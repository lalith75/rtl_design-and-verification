==> flow/design.v <==
module  fifo16x8(
    output full,
    output empty,
    output reg [7:0] data,
    input [7:0] wr_data,
    input we,re,
    input reset,
    input clock
);
    reg [4:0] count;
    reg [3:0] wr_pntr;
    reg [3:0] rd_pntr;
    reg [7:0] mem[15:0];
    integer i;
    assign full = (count >= 5'b01111) ? 1'b1 : 1'b0;
    assign empty = (count == 5'b0) ? 1'b1 : 1'b0;
    always @(posedge clock)
    begin
        if (reset)
            count <= 5'b0;
        else if (we && !full)
            count <= count + 1;
        else if (re && !empty)
            count <= count - 1;
    end
    always @(posedge clock)
    begin
        if (reset)
        begin
            wr_pntr <= 4'b0;
            for (i = 0; i < 16; i = i + 1)
                mem[i] <= 8'b0;
        end
        else if (we && !full)
        begin
            mem[wr_pntr] <= wr_data;
            wr_pntr <= wr_pntr + 1;
        end
    end
    always @(posedge clock)
    begin
        if (reset)
        begin
            rd_pntr <= 4'b0;
            data <= 8'd00;
        end
        else if (re && !empty)
        begin
            data <= mem[rd_pntr];
            rd_pntr <= rd_pntr + 1;
        end
    end
endmodule
## Step by step through the tools: fifo16x8

The steps from the RTL of fifo16x8 to its reports follow in flow order.
Line numbers count from 1 in the design file above.
Library cell names are shortened.
The mark n/a stands for no value.

| set-up | value |
|---|---|
| design top | fifo16x8 |
| clock port | clock |
| cell library | sky130hd |
| corner | tt_025C_1v80 |

## Elaborated design

Source: Yosys, flattened and elaborated, memories not mapped. Widths are those after wreduce. Registers that Yosys merges into a memory's read port (data or address) are not register bits. Print and check cells do not count. Equal cells are merged and count once.
Memory sizes are those after Yosys's memory passes, which may raise the word count (mostly to a power of two), join words into wider ones and drop unused or constant bits.

| word-level totals | value |
|---|---|
| elaborated cells | 26 |
| memory cells | 1 |
| register bits after elaboration | 13 |
| bits in writable memories | 128 |

Memory list:

| name | depth | bits a word | RTL line | text |
|---|---|---|---|---|
| mem | 16 | 8 | 13 | `reg [7:0] mem[15:0];` |

| cells by class | value |
|---|---|
| $add $sub $neg | 4 |
| reduce/logical cells | 6 |
| muxes and demuxes | 11 |
| $lt $le $gt $ge | 1 |

Operator list:

| operator | number |
|---|---|
| 8-bit two-way mux | 2 |
| 5-bit two-way mux | 2 |
| 4-bit by 1-bit adder with 4-bit output (second input constant) | 2 |
| 4-bit two-way mux | 2 |
| 5-bit by 1-bit adder with 5-bit output (second input constant) | 1 |
| 5-bit by 1-bit subtractor with 5-bit output (second input constant) | 1 |
| 5-bit by 4-bit greater-or-equal comparator with 1-bit output (second input constant) | 1 |
| 5-bit logical NOT | 1 |
| 1-bit two-way mux | 5 |
| 1-bit logical AND | 2 |
| 1-bit logical NOT | 2 |
| 2-bit nonzero test | 1 |

## Longest topological paths

Yosys ltp: most cells in a row. Word level: on the elaborated netlist, between registers, memories and ports. Mapped: between sequential cells and ports; inverters and the memories' decode and read muxes count.

| depth | value |
|---|---|
| word-level depth | 6 |
| ABC_AREA | 0 |
| gate-level depth with buffers | 10 |
| gate-level depth less buffers | 8 |

## After synthesis

Yosys stat after the flow's synthesis: flattened, memories mapped to cells. It holds for the ABC_AREA given above (unset counts as 0); a run with the other value may have another netlist.

Cell types:

| cell | number | total area (um2) |
|---|---|---|
| edfxtp_1 | 128 | 3.84E+03 |
| and2_1 | 128 | 800.768 |
| dfxtp_1 | 21 | 420.403 |
| mux4_2 | 16 | 360.346 |
| mux2i_1 | 32 | 320.307 |
| o22ai_1 | 17 | 106.352 |
| nor2_1 | 28 | 105.101 |
| ha_1 | 8 | 100.096 |
| or2_2 | 16 | 100.096 |
| nor3_4 | 4 | 65.062 |
| a211oi_2 | 5 | 62.56 |
| a22oi_1 | 8 | 60.058 |
| clkbuf_1 | 14 | 52.55 |
| nor3_2 | 5 | 50.048 |
| a21oi_1 | 9 | 45.043 |
| xor2_1 | 5 | 43.792 |
| buf_2 | 7 | 35.034 |
| nand3_1 | 7 | 35.034 |

Other cell types: 28; their cells: 57.

| mapped netlist | value |
|---|---|
| area of sequential cells | 4264.1 um2 |
| cell count | 515 |
| buffer cells | 28 |
| synthesis area | 7013.0 um2 |
| flip-flop cells | 149 |

## Path before layout

Path of least setup slack by OpenSTA after synthesis, without wires, with an ideal clock, recovery checks aside; 20% of the period is set as input and as output delay. Where synthesis merged equal registers, the netlist keeps one of their names.

| timing post-synthesis | value |
|---|---|
| path kind | reg-to-reg |
| start point | register count[4] |
| end point | register count[4] |
| arrival | 2.261 ns |
| slack | 0.433 ns |
| delay of the path | 2.337 ns |
| path buffers | 2 |
| period | 2.77 ns |
| stages | 11 |
| synthesis period reached | 2.337 ns |

"delay of the path" is the arrival time less input delay plus setup time.
"stages" counts driving pins, that of a launching flip-flop among them; a cell with two outputs on the path counts twice.
"synthesis period reached" = period - worst setup slack (recovery checks aside). The figure is calculated, with input and output delays left at 20% of the set period.
Between the ends stands the longest chain of elaborated cells between them, by number of cells; it is not shown to be the way that was timed. Of several equally long chains one is given.
A line is the first line of the expression or statement that the cell stems from. Yosys adds cells for indexed reads and writes and turns some case tables into memories.
A register here has more assigning lines than the two given.

| between the ends, post-synthesis | value |
|---|---|
| cell sequence | dfxtp_1 -> buf_6 -> a41oi_2 -> and2_4 -> buf_8 -> inv_6 -> fa_1 -> a21oi_1 -> nor2b_1 -> or4b_1 -> a31oi_1 |
| length of the longest elaborated chain | 6 |
| elaborated cells between the ends (all ways) | 13 |
| those cells by class | add/sub (2); compare (1); mux (4); reduce/logical (6) |

Ends and longest elaborated chain, post-synthesis:

| what | RTL line | text |
|---|---|---|
| from (decl) | 10 | `reg [4:0] count;` |
| from (assign) | 22 | `count <= count + 1;` |
| from (assign) | 24 | `count <= count - 1;` |
| 5-bit logical NOT | 16 | `assign empty = (count == 5'b0) ? 1'b1 : 1'b0;` |
| 1-bit two-way mux | 16 |  |
| 1-bit logical NOT | 23 | `else if (re && !empty)` |
| 1-bit logical AND | 23 |  |
| 5-bit two-way mux | 23 |  |
| 5-bit two-way mux | 21 | `else if (we && !full)` |
| to (assign) | 22 |  |
| to (assign) | 24 |  |
| to (decl) | 10 |  |

## Timing after layout

Path of least setup slack in the final report of run 1 (OpenROAD, finished layout, wires in). Where an end is a register, its clock arrival counts in the times.

| timing after layout | value |
|---|---|
| path kind | reg-to-output |
| start point | register count[1] |
| end point | output port full |
| path buffers | 2 |
| stages | 5 |
| slack | 0.16 ns |
| arrival | 1.80 ns |
| external output delay | 0.49 ns |
| period | 2.45 ns |

Between the ends stands the longest chain of elaborated cells between them, by number of cells; it is not shown to be the way that was timed. Of several equally long chains one is given.
A register here has more assigning lines than the two given.

| between the ends, after layout | value |
|---|---|
| cell sequence | dfxtp_1 -> a41oi_2 -> buf_4 -> inv_1 -> clkdlybuf4s50_1 |
| length of the longest elaborated chain | 2 |
| elaborated cells between the ends (all ways) | 2 |
| RTL lines with such cells | 1 |
| those cells by class | compare (1); mux (1) |

Ends and longest elaborated chain, after layout:

| what | RTL line | text |
|---|---|---|
| from (decl) | 10 | `reg [4:0] count;` |
| from (assign) | 22 | `count <= count + 1;` |
| from (assign) | 24 | `count <= count - 1;` |
| 5-bit by 4-bit greater-or-equal comparator with 1-bit output | 15 | `assign full = (count >= 5'b01111) ? 1'b1 : 1'b0;` |
| 1-bit two-way mux | 15 |  |
| to (decl) | 2 | `output full,` |

Hand-over note for fifo16x8

2 stored runs of fifo16x8 in the flow (synthesis by Yosys, layout by OpenROAD, sky130hd cells), in arbitrary order. Constraints: input delay and output delay 20% of the set period each, output load 0.01 pF.
"clock period achieved": clock period set for the run, less the worst setup slack. It is reckoned from that one timing run; input and output delays stay at 20% of the period that was set.
By "time of the worst setup path" is meant the share of the clock period that the worst setup path is allowed (20% is reserved at inputs, 20% at outputs), minus its slack. Clock arrival times at its registers enter into it.
"total power after layout" is the tool's figure for a default switching activity; nothing was simulated.
A setting shown as . is not set for that run.

| run | period_ns | CORE_UTILIZATION | SETUP_SLACK_MARGIN | PLACE_DENSITY_LB_ADDON | CORE_ASPECT_RATIO | CORE_MARGIN | CTS_CLUSTER_DIAMETER | CAP_MARGIN | MAX_ROUTING_LAYER | SLEW_MARGIN | chip area in the Yosys report (um2) | overall die area (um2) | standard-cell area of the final layout (um2) | utilization after layout (%) | smallest setup slack (ns) | summed negative setup slack (ns) | smallest hold slack (ns) | total power after layout (mW) | clock period achieved (ns) | time of the worst setup path (ns) | type of the worst setup path |
|---|---|---|---|---|---|---|---|---|---|---|---|---|---|---|---|---|---|---|---|---|---|
| run 1 | 2.45 | 62 | 0.06 | 0.3 | 1.22 | 6 | 125 | 0 | met4 | 20 | 7013.0 | 14020.3 | 8036.5 | 73.5 | 0.164 | 0.000 | 0.522 | 7.263 | 2.286 | 1.80 | reg-to-output |
| run 2 | 3.66 | 40 | . | . | . | 2 | . | 20 | . | 20 | 7013.0 | 18607.7 | 7993.9 | 46.4 | 0.862 | 0.000 | 0.523 | 4.821 | 2.798 | 2.07 | reg-to-output |

End of note.
